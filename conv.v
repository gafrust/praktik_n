==> flow/design.v <==
module CONV(
 input reg reset,  
 input reg clk,  
 input wire signed [7: 0] CONV_iData0,  
 input wire signed [7: 0] CONV_iData1,  
 output reg signed [15: 0] CONV_oData  
);
parameter LengthOfConv = 8;  
parameter InState = 4'b0001,ConvState = 4'b0010,OutState = 4'b0100,ClrState = 4'b1000;
reg [7:0] CONV_iData0reg[LengthOfConv - 1:0];
reg [7:0] CONV_iData1reg[LengthOfConv - 1:0];
reg [15:0] CONV_oDatareg[2*LengthOfConv - 2:0];
reg [7: 0] index0;
reg [7: 0] index1;  
reg [7: 0] index_input;  
reg [7: 0] index_conv;
reg [7: 0] index_conv2;  
reg [7:0]  index_convs;  
reg [7: 0] index_output;  
reg [7: 0] index_clr;  
reg [3:0] state,nextstate;
initial
	 begin
        index_convs <= 0;
		index0 <= 0;
		index1 <= 0;
		index_input <= 8'b0;
		index_conv	<= 8'b0;		
		index_conv2 <= 8'b0;
		index_output<= 8'b0;
		index_clr <= 8'b0;  
		state <= InState;
		nextstate <= ConvState;
	end
 always @ (posedge clk)  
begin
	if(reset == 0)
	begin
		CONV_iData0reg[index0] <= 8'b0;
		CONV_iData1reg[index0] <= 8'b0;
		CONV_oDatareg[index1] <= 16'b0;
		if(index0  == LengthOfConv - 1) 
			index0 = 8'b0;  
		else
			index0 <= index0 + 8'b1;
		if(index1  == LengthOfConv * 2 - 2) 
			index1 = 8'b0;  
		else
			index1 <= index1 + 8'b1;
	end
	else
	begin
		 if (state == InState)  
		begin
			begin
				CONV_iData0reg[index_input] <= CONV_iData0;
				CONV_iData1reg[index_input] <= CONV_iData1;
				index_input <= index_input + 8'b1;
				 CONV_oData <= 0;  
			end
			if(index_input >= LengthOfConv - 1)
			begin
				index_input <= 8'b0;
				state <= nextstate;
				nextstate  <= OutState;
			end
		end
		 if (state == ConvState)  
		begin
			  CONV_oData <= 0;  
			 if(index_conv2  <= LengthOfConv-1 &&index_conv  <= LengthOfConv-1 )
			 index_convs<=index_conv2 + index_conv;
				CONV_oDatareg[index_conv2 + index_conv] = CONV_oDatareg[index_conv2 + index_conv] + CONV_iData0reg[index_conv2]*CONV_iData1reg[index_conv];
			 if (index_conv2 == LengthOfConv)  
			begin
				index_conv2 <= 8'b0; 
				index_conv <= index_conv + 8'b1;
			end
			else
				index_conv2 <= index_conv2 + 8'b1; 
			if(index_conv  == LengthOfConv )
			begin
				index_conv <= 8'b0; 
				index_conv2 <= 8'b0;  
				state <= nextstate;
				nextstate  <= ClrState;
			end
		end	 
		 if (state == OutState)  
		begin
			CONV_oData <= CONV_oDatareg[index_output];
			index_output <= index_output + 8'b1;
			 if (index_output == LengthOfConv * 2-2)  
			begin
				 index_output <= 8'b0;  
				state <= nextstate;
				nextstate  <= InState;
			end			
		end 
		 if (state == ClrState)  
		begin
			 CONV_oData <= 0;  
			CONV_oDatareg[index_clr] = 0;
			index_clr<= index_clr + 8'b1;
			if(index_clr  == LengthOfConv * 2 - 1 )
			begin
				index_clr <= 8'b0;  
				state <= nextstate;
				nextstate  <= ConvState;
			end			
		end 
	end
end
endmodule
Reports on CONV. The steps from the RTL of CONV to its reports follow in flow order. Lines are those of the file above, counted from 1. Operators carry their Yosys type and port widths (W data, S select, Z words). Library cell names are shortened. The mark n/a stands for no value.

Top module: CONV. Clock input: clk. Standard-cell library: sky130hd. Library corner: tt_025C_1v80.

After elaboration. Source: Yosys, flattened and elaborated. Widths are those after wreduce. Registers that Yosys merges into a memory's read port (data or address) are not register bits. Print and check cells do not count. Yosys's memory passes give these memory sizes; they may raise the number of words (mostly to a power of two), join words into wider ones and drop unused or constant bits.

The figure for register bits after elaboration is 320. Memory bits (writable): 128. The entry for memory cells reads 2. For input port bits the number is 18.

Memories: CONV_iData0reg (depth 8, bits a word 8, rd ports 1, write ports 1, line 10) `reg [7:0] CONV_iData0reg[LengthOfConv - 1:0];`; CONV_iData1reg (depth 8, bits a word 8, rd ports 1, write ports 1, line 11) `reg [7:0] CONV_iData1reg[LengthOfConv - 1:0];`.

The entry for add/sub/neg operators reads 9. Under $mul stands 1. The entry for magnitude comparators reads 1. For equality and inequality tests the number is 66. For muxes and demuxes the number is 130. The entry for reductions and logical operators reads 30.

Operators with widths (number): $mux W16 (95); $pmux W16 S15 (2); $mul A8 B8 Y16 (1); $eq A4 B4 Y1 const B (29); $eq A4 B3 Y1 const B (17); $mux W4 (16); $add A8 B1 Y8 const B (7); $mux W8 (7); $eq A8 B4 Y1 const B (5); $eq A4 B2 Y1 const B (9); $reduce_bool A2 Y1 (16); $eq A4 B1 Y1 const B (5); $add A16 B16 Y16 (1); $logic_not A4 Y1 (4); $reduce_or A8 Y1 (2); $mux W3 (5); $reduce_and A2 Y1 (5); $ge A8 B3 Y1 const B (1); $eq A8 B3 Y1 const B (1); $mux W1 (5); $add A4 B4 Y4 (1); $reduce_bool A4 Y1 (1); $reduce_and A3 Y1 (1); $reduce_or A2 Y1 (1).

Logic depth. Longest topological path by Yosys (ltp), each cell counted once; first at word level (registers and memories cut), then after technology mapping (sequential cells cut; the memories' decode and read muxes count).

Word-level depth: 11. For ABC_AREA the number is 0. Depth in mapped cells: 33. Under gate-level depth less buffers stands 28.

Mapped cells and area. Yosys stat after the flow's synthesis: flattened, memories mapped to cells. It holds for the ABC_AREA given above (unset counts as 0); a run with the other value may have another netlist.

Cell types: edfxtp_1 (number 448, area in all 1.35E+04 µm²); mux2i_1 (number 199, area in all 1991.91 µm²); nor2_1 (number 376, area in all 1.41E+03 µm²); fa_1 (number 51, area in all 1.02E+03 µm²); nand2_1 (number 218, area in all 818.285 µm²); mux4_2 (number 32, area in all 720.691 µm²); ha_1 (number 56, area in all 700.672 µm²); o22ai_1 (number 92, area in all 575.552 µm²); a21oi_1 (number 108, area in all 540.518 µm²); clkbuf_1 (number 100, area in all 375.36 µm²); inv_1 (number 89, area in all 334.07 µm²); xnor2_1 (number 29, area in all 253.994 µm²); a221oi_1 (number 27, area in all 236.477 µm²); nand3_1 (number 44, area in all 220.211 µm²); a222oi_1 (number 20, area in all 200.192 µm²); and3_1 (number 31, area in all 193.936 µm²); nor4_1 (number 31, area in all 193.936 µm²); xor2_1 (number 22, area in all 192.685 µm²).

Not listed: further types 56, cells in them 307.

Under mapped cells stands 2280. Synthesis area: 25582.0 µm². For sequential part of the area the number is 13452.9 µm². Under flip-flops stands 448. Under buffers stands 134.

Path before layout. Path of least setup slack by OpenSTA after synthesis, without wires, with an ideal clock, recovery checks aside; 20% of the period is set as input and as output delay. Where synthesis merged equal registers, the netlist keeps one of their names.

Path type: register to register. Start: reg index_conv2[0]. End: reg CONV_oData[13]. Clock period: 7.65 ns. The entry for time at the first pin reads 0.000 ns. For arrival time the number is 7.136 ns. Required time: 7.470 ns. Under setup slack stands 0.334 ns. For path delay the number is 7.316 ns. For stages on the path the number is 26. Synthesis period reached: 7.316 ns.

"path delay" is the arrival time less input delay plus setup time. "stages on the path" counts driving pins, that of a launching flip-flop among them; a cell with two outputs on the path counts twice. "synthesis period reached" is the clock period less the worst setup slack; recovery checks do not enter. This is arithmetic on one report: input and output delays are still those of the set period (20% each). The rows between start and end are the longest chain of elaborated cells between them; the timing report does not say that the signal goes this way. Where chains are equally long, one stands for them. Each line given opens the expression or statement behind the cell; cells for indexed reads and writes are added by Yosys, which also makes memories of some case tables. A register here has more assigning lines than the two given.

Cells stage by stage: edfxtp_1 > ha_1 > fa_1 > buf_2 > buf_1 > nand2b_1 > nor2_1 > clkbuf_1 > a221oi_1 > o21ai_0 > a2111oi_0 > fa_1 > fa_1 > fa_1 > fa_1 > inv_1 > ha_1 > a21oi_1 > o21bai_1 > a211oi_1 > xnor2_1 > clkbuf_1 > mux2i_1 > o22ai_1 > nor4_1 > a221oi_1. Under length of the longest elaborated chain stands 10. The entry for elaborated cells between the ends (all ways) reads 54. Classes of those cells: add/sub (2); mul (1); eq/ne (14); mux (35); reduce/logical (1); memory (1).

Ends and longest elaborated chain, after synthesis: start: declaration (line 17) `reg [7: 0] index_conv2;`; start: assignment (line 76) `index_conv2 <= 8'b0;`; start: assignment (line 80) `index_conv2 <= index_conv2 + 8'b1;`; $add A4 B4 Y4 (line 73) `CONV_oDatareg[index_conv2 + index_conv] = CONV_oDatareg[index_conv2 + index_conv] + CONV_iData0reg[index_conv2 ...`; $eq A4 B4 Y1 (line 73); $pmux W16 S15 (line 73); $mux W16 (line 68) `if (state == ConvState)`; $mux W16 (line 37) `if(reset == 0)`; $add A16 B16 Y16 (line 73); $mux W16 (line 73); $mux W16 (line 68); $pmux W16 S15 (line 91) `CONV_oData <= CONV_oDatareg[index_output];`; $mux W16 (line 89) `if (state == OutState)`; end: assignment (line 91); end: assignment (line 102) `CONV_oData <= 0;`; end: declaration (line 6) `output reg signed [15: 0] CONV_oData`.

Worst path after layout. From the final timing report of run 2: the path of least setup slack in the routed layout; clock arrival at registers is part of the times.

Path type: register to register. Start: reg index_conv[0]. End: reg CONV_oData[15]. Clock period: 8.94 ns. The entry for time at the first pin reads 0.63 ns. For arrival time the number is 8.35 ns. Required time: 9.32 ns. Under setup slack stands 0.97 ns. For stages on the path the number is 26.

The rows between start and end are the longest chain of elaborated cells between them; the timing report does not say that the signal goes this way. Where chains are equally long, one stands for them. A register here has more assigning lines than the two given.

Cells stage by stage: edfxtp_1 > ha_1 > fa_1 > xor2_4 > buf_4 > nor2_1 > buf_4 > a221oi_1 > o21ai_0 > a2111oi_2 > buf_4 > fa_1 > fa_1 > fa_1 > fa_1 > inv_1 > ha_1 > or3_1 > o21bai_1 > a211o_1 > o211ai_1 > nor3_4 > nor2_4 > a21oi_1 > a2111oi_1 > a31oi_1. Under length of the longest elaborated chain stands 10. The entry for elaborated cells between the ends (all ways) reads 54. Classes of those cells: add/sub (2); mul (1); eq/ne (14); mux (35); reduce/logical (1); memory (1).

Ends and longest elaborated chain, post-layout: start: declaration (line 16) `reg [7: 0] index_conv;`; start: assignment (line 77) `index_conv <= index_conv + 8'b1;`; start: assignment (line 83) `index_conv <= 8'b0;`; $add A4 B4 Y4 (line 73) `CONV_oDatareg[index_conv2 + index_conv] = CONV_oDatareg[index_conv2 + index_conv] + CONV_iData0reg[index_conv2 ...`; $eq A4 B4 Y1 (line 73); $pmux W16 S15 (line 73); $mux W16 (line 68) `if (state == ConvState)`; $mux W16 (line 37) `if(reset == 0)`; $add A16 B16 Y16 (line 73); $mux W16 (line 73); $mux W16 (line 68); $pmux W16 S15 (line 91) `CONV_oData <= CONV_oDatareg[index_output];`; $mux W16 (line 89) `if (state == OutState)`; end: assignment (line 91); end: assignment (line 102) `CONV_oData <= 0;`; end: declaration (line 6) `output reg signed [15: 0] CONV_oData`.

==> results <==
Measured data: module CONV, platform sky130hd, 2 stored runs of the flow under differing settings, order arbitrary. Input and output delays are each 20% of the period that was set; the output load is 0.01 pF. "clock period reached": clock period set for the run, less the worst setup slack. It is reckoned from that one timing run; input and output delays stay at 20% of the period that was set. "time on the worst setup path": the worst setup path's part of the clock period (all of it between registers, 20% less for each end at a port) less its slack. A launch clock that arrives late makes it longer, a capture clock that arrives late makes it shorter. "overall power" rests on the timing tool's default activity at the inputs, not on a simulated workload.

Run 1 has these settings: period_ns 12.2; CORE_UTILIZATION 68; SETUP_SLACK_MARGIN 0.93; PLACE_DENSITY_LB_ADDON 0.24; CORE_ASPECT_RATIO 1.07; CELL_PAD_IN_SITES_DETAIL_PLACEMENT 1; ABC_AREA 1; GPL_ROUTABILITY_DRIVEN 0; CAP_MARGIN 20; CORE_MARGIN 2; SLEW_MARGIN 20. Outcome: unfinished; error DPL-0033 in clock tree synthesis.

Run 2 has these settings: period_ns 8.94; SETUP_SLACK_MARGIN 0.68; CAP_MARGIN 20; CORE_MARGIN 2; CORE_UTILIZATION 40; SLEW_MARGIN 20. The time on the worst setup path is 7.97 ns. Type of the worst setup path: register to register. For the setup slack of the worst path the run shows 0.967 ns. The final design utilization stands at 46.3%. The clock period reached stands at 7.973 ns. The standard-cell area after layout reads 29228.0 µm². For the overall die area the run shows 65995.0 µm². The total negative slack stands at 0.000 ns. The chip area in the Yosys report reads 25582.0 µm². The worst-case hold slack comes to 0.569 ns. The overall power comes to 5926 µW.
